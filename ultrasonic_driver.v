==> flow/design.v <==
module ultrasonic_driver(
    input  clk,
    input  reset,           
    input  echo_rx,
    output reg trig,
    output op,
    output wire [15:0] distance_out
);
localparam TRIG_TICKS      = 500;       
localparam SETTLE_TICKS    = 50;        
localparam WAIT_ECHO_TIMEOUT = 600000;  
localparam ECHO_MAX_TICKS  = 600000;    
localparam RETRIG_DELAY    = 4000000;   
localparam FSM_IDLE        = 3'd0,
           FSM_SETTLE      = 3'd1,
           FSM_TRIG        = 3'd2,
           FSM_WAIT_ECHO_H = 3'd3,
           FSM_ECHO        = 3'd4,
           FSM_WAIT_RETRIG = 3'd5;
reg [2:0]  state;
reg [31:0] counter;
reg [31:0] echo_ticks;
reg [15:0] distance_mm;
reg        op_reg;
always @(posedge clk or negedge reset) begin
    if (!reset) begin
        state        <= FSM_IDLE;
        trig         <= 1'b0;
        counter      <= 0;
        echo_ticks   <= 0;
        distance_mm  <= 0;
        op_reg       <= 0;
    end 
    else begin
        case (state)
        FSM_IDLE: begin
            trig    <= 1'b0;
            counter <= 0;
            state   <= FSM_SETTLE;
        end
        FSM_SETTLE: begin
            if (counter >= SETTLE_TICKS*2) begin
                counter <= 0;
                trig    <= 1'b1;
                state   <= FSM_TRIG;
            end 
            else begin
                counter <= counter + 1;
            end
        end
        FSM_TRIG: begin
            if (counter >= TRIG_TICKS) begin
                trig       <= 1'b0;
                counter    <= 0;
                echo_ticks <= 0;
                state      <= FSM_WAIT_ECHO_H;
            end 
            else begin
                counter <= counter + 1;
            end
        end
        FSM_WAIT_ECHO_H: begin
            if (echo_rx) begin
                counter <= 0;
                state   <= FSM_ECHO;
            end else if (counter >= WAIT_ECHO_TIMEOUT) begin
                distance_mm <= 1000;
                op_reg      <= 0;
                counter     <= 0;
                state       <= FSM_WAIT_RETRIG;
            end 
            else begin
                counter <= counter + 1;
            end
        end
        FSM_ECHO: begin
            if (echo_rx) begin
                echo_ticks <= echo_ticks + 1;
                if (echo_ticks >= ECHO_MAX_TICKS) begin
                    distance_mm <= 1000;
                    op_reg      <= 0;
                    counter     <= 0;
                    state       <= FSM_WAIT_RETRIG;
                end
            end 
            else begin
                distance_mm <= (echo_ticks * 7) >> 11;
                op_reg      <= (((echo_ticks * 7) >> 11) < 70);
                counter <= 0;
                state   <= FSM_WAIT_RETRIG;
            end
        end
        FSM_WAIT_RETRIG: begin
            if (counter >= RETRIG_DELAY) begin
                counter <= 0;
                state   <= FSM_SETTLE;
            end 
            else begin
                counter <= counter + 1;
            end
        end
        default: state <= FSM_IDLE;
        endcase
    end
end
assign distance_out = distance_mm;
assign op = op_reg;
endmodule
; ---- Tool chain data of ultrasonic_driver
; The steps from the RTL of ultrasonic_driver to its reports follow in flow order.
; Line numbers count from 1 in the design file above.
; Cell names lack the library's common part.
; Not given: --
[inputs]
top_module = ultrasonic_driver
clock_port = clk
library = sky130hd
corner = tt_025C_1v80

; ---- After elaboration
; Yosys after proc, flatten, opt, wreduce and memory -nomap, before mapping. Memory bits, and registers merged into a memory's read port (data or address), are not among the register bits. Print and check cells are not counted. Equal cells are merged and count once.
[word_totals]
ff_bits = 85
latch_bits = 0
ram_bits = 0
mem_bits_ro = 0
clocked_rd_ports_x_width = 0
memories = 0
out_inout_bits = 18
word_cells = 70
[op_classes]
n_addsub = 2
multipliers = 1
n_div = 0
cmp = 6
n_eq = 13
shifts = 0
muxes = 32
logic = 0
reduce_logical = 10
[ops]
columns = op, n
row1 = 32-bit two-way mux, 9
row2 = 32-bit parallel mux with 6-bit select, 1
row3 = 32-bit by 3-bit multiplier with 32-bit output with constant B, 1
row4 = 32-bit by 1-bit adder with 32-bit output with constant B, 2
row5 = 32-bit by 20-bit >= comparator with 1-bit output with constant B, 2
row6 = 32-bit parallel mux with 2-bit select, 1
row7 = 16-bit two-way mux, 4
row8 = 32-bit by 22-bit >= comparator with 1-bit output with constant B, 1
row9 = 32-bit by 7-bit >= comparator with 1-bit output with constant B, 1
row10 = 32-bit by 9-bit >= comparator with 1-bit output with constant B, 1
row11 = 16-bit parallel mux with 2-bit select, 1
row12 = 21-bit by 7-bit < comparator with 1-bit output with constant B, 1
row13 = 3-bit two-way mux, 7
row14 = 3-bit parallel mux with 6-bit select, 1
row15 = 2-bit inequality test with constant B, 6
row16 = 3-bit by 2-bit == test with 1-bit output with constant B, 2
row17 = 3-bit == test with constant B, 2
row18 = 3-bit inequality test with constant B, 2
row19 = 3-bit AND reduction, 2
row20 = 6-bit nonzero test, 1
row21 = 1-bit two-way mux, 6
row22 = 5-bit AND reduction, 1
row23 = 2-bit nonzero test, 2
row24 = 4-bit AND reduction, 1
row25 = 3-bit by 1-bit == test with 1-bit output with constant B, 1
row26 = 3-bit zero test, 1
row27 = 3-bit nonzero test, 1
row28 = 1-bit parallel mux with 3-bit select, 1
; Other operator kinds: 2; their cells: 2.

; ---- Longest topological paths
; Longest topological path by Yosys (ltp), each cell counted once; first at word level (registers and memories cut), then after technology mapping (sequential cells cut; the memories' decode and read muxes count).
[logic_depth]
word_depth = 4
ABC_AREA = 0
mapped_depth = 14
depth_no_buf = 13

; ---- After synthesis
; Source: synth_stat.txt of the flow (Yosys; design flattened, memories mapped). It holds for the ABC_AREA given above (unset counts as 0); a run with the other value may have another netlist.
; The area totals of this step are shown rounded.
[by_type]
columns = cell_type, n
row1 = dfrtp_1, 87
row2 = ha_1, 74
row3 = fa_1, 29
row4 = o21ai_0, 72
row5 = nand2_1, 74
row6 = nor2_1, 73
row7 = xnor2_1, 28
row8 = inv_1, 58
row9 = a21oi_1, 41
row10 = nand3_1, 29
row11 = xor2_1, 13
row12 = nor2b_1, 18
row13 = nand4_1, 17
row14 = and3_1, 15
row15 = clkbuf_1, 25
row16 = nor3_1, 18
row17 = o31ai_1, 12
row18 = a21o_1, 10
; Other cell types: 55; their cells: 114.
[synth_totals]
stdcells = 807
yosys_area_um2 = 7160
seq_area_um2 = 2200
ffs = 88

; ---- Worst setup path after synthesis
; OpenSTA on the mapped netlist: ideal clock, no wires. The path of least setup slack (recovery checks aside). Input and output delay are each 20% of the period. Register names are those of the netlist, which keeps one name where synthesis merged equal registers.
[synth_timing]
kind = flip-flop to flip-flop
from = register echo_ticks[7]
to = register op_reg
clock_period_ns = 3.91
setup_time_ns = 0.076
launch_ns = 0.000
arrival_time_ns = 3.267
required_ns = 3.834
slack_ns = 0.567
delay_ns = 3.343
stages = 14
n_path_buf = 0
period_less_setup_slack_ns = 3.343
; "delay_ns" = arrival - input delay + setup time.
; "stages": output pins that drive a net of the path, with the launching flip-flop's if there is one; two outputs of one cell count as two.
; "period_less_setup_slack_ns" = period - worst setup slack (recovery checks aside). The figure is calculated, with input and output delays left at 20% of the set period.
; Between the ends stands the longest chain of elaborated cells between them, by number of cells; it is not shown to be the way that was timed. Of several equally long chains one is given.
; Each line given opens the expression or statement behind the cell; cells for indexed reads and writes are added by Yosys, which also makes memories of some case tables.
; At most two assigning lines are given for a register; there are more.
[synth_between]
cell_sequence = dfrtp_1 > inv_1 > fa_1 > inv_1 > ha_1 > o21ai_0 > a21oi_1 > a221oi_2 > o31ai_1 > a311oi_2 > xor2_1 > nand3_1 > or4_1 > o21ai_1
elab_chain_len = 4
[synth_rtl]
columns = element, line_no
row1 = "start, declared", 22  ; reg [31:0] echo_ticks;
row2 = "start, assigned", 30  ; echo_ticks   <= 0;
row3 = "start, assigned", 78  ; echo_ticks <= echo_ticks + 1;
row4 = 32-bit by 3-bit multiplier with 32-bit output, 88  ; op_reg      <= (((echo_ticks * 7) >> 11) < 70);
row5 = 21-bit by 7-bit < comparator with 1-bit output, 88
row6 = 1-bit two-way mux, 77  ; if (echo_rx) begin
row7 = 1-bit parallel mux with 2-bit select, 35  ; case (state)
row8 = "end, assigned", 32  ; op_reg       <= 0;
row9 = "end, assigned", 88
row10 = "end, declared", 24  ; reg        op_reg;

; ---- Worst path after layout
; Path of least setup slack in the final report of record 1 (OpenROAD, finished layout, wires in). Where an end is a register, its clock arrival counts in the times.
[layout_timing]
kind = flip-flop to flip-flop
from = register echo_ticks[4]
to = register op_reg
clock_period_ns = 3.17
setup_time_ns = 0.07
launch_ns = 0.36
arrival_time_ns = 3.58
required_ns = 3.45
slack_ns = -0.13
stages = 12
n_path_buf = 0
; Between the ends stands the longest chain of elaborated cells between them, by number of cells; it is not shown to be the way that was timed. Of several equally long chains one is given.
; At most two assigning lines are given for a register; there are more.
[layout_between]
cell_sequence = dfrtp_2 > fa_1 > ha_4 > a211oi_2 > o211ai_1 > a221oi_2 > o31ai_2 > a311oi_2 > xor2_1 > nand3_1 > or4_1 > o21ai_1
elab_chain_len = 4
[layout_rtl]
columns = element, line_no
row1 = "start, declared", 22  ; reg [31:0] echo_ticks;
row2 = "start, assigned", 30  ; echo_ticks   <= 0;
row3 = "start, assigned", 78  ; echo_ticks <= echo_ticks + 1;
row4 = 32-bit by 3-bit multiplier with 32-bit output, 88  ; op_reg      <= (((echo_ticks * 7) >> 11) < 70);
row5 = 21-bit by 7-bit < comparator with 1-bit output, 88
row6 = 1-bit two-way mux, 77  ; if (echo_rx) begin
row7 = 1-bit parallel mux with 2-bit select, 35  ; case (state)
row8 = "end, assigned", 32  ; op_reg       <= 0;
row9 = "end, assigned", 88
row10 = "end, declared", 24  ; reg        op_reg;

; Measured data: module ultrasonic_driver, platform sky130hd, 2 stored runs of the flow under differing settings, order arbitrary. Input and output delays are each 20% of the period that was set; the output load is 0.01 pF.
; "achieved_period_ns" = clock period - worst setup slack. The figure is calculated, with input and output delays left at 20% of the set period.
; "timing.worst_path_ns" is the time allowed to the run's worst setup path (the clock period less input and output delay, where it has them) less its slack. Clock arrival times count: a late capture clock shortens it, a late launch clock lengthens it.
; By "fin_power_mw" is meant OpenSTA's value without simulated activity: inputs other than the clock are taken to toggle once in ten clock periods, and the tool carries that through the logic.
; The results are shown rounded.

[record 1: settings]
period_ns = 3.17
CAP_MARGIN = 20
CORE_MARGIN = 2
CORE_UTILIZATION = 40
SLEW_MARGIN = 20
[record 1: results]
ys_area_um2 = 7160
timing.setup.tns_ns = -0.129
fin_ws_ns = -0.129
timing.worst_path_ns = 3.30
path_kind = flip-flop to flip-flop
design.die.area_um2 = 19000
final_cell_area_um2 = 8770
achieved_period_ns = 3.299
fin_power_mw = 3.09
fin_util_pct = 50.3

[record 2: settings]
period_ns = 4.96
CORE_UTILIZATION = 24
PLACE_DENSITY_LB_ADDON = 0.01
CORE_ASPECT_RATIO = 1.42
CORE_MARGIN = 4
CELL_PAD_IN_SITES_GLOBAL_PLACEMENT = 1
TNS_END_PERCENT = 35
ABC_AREA = 0
CTS_CLUSTER_DIAMETER = 304
CAP_MARGIN = 20
SLEW_MARGIN = 20
[record 2: results]
ys_area_um2 = 7160
timing.setup.tns_ns = 0.000
fin_ws_ns = 0.977
timing.worst_path_ns = 3.98
path_kind = flip-flop to flip-flop
design.die.area_um2 = 32700
final_cell_area_um2 = 8020
achieved_period_ns = 3.983
fin_power_mw = 1.96
fin_util_pct = 27.2
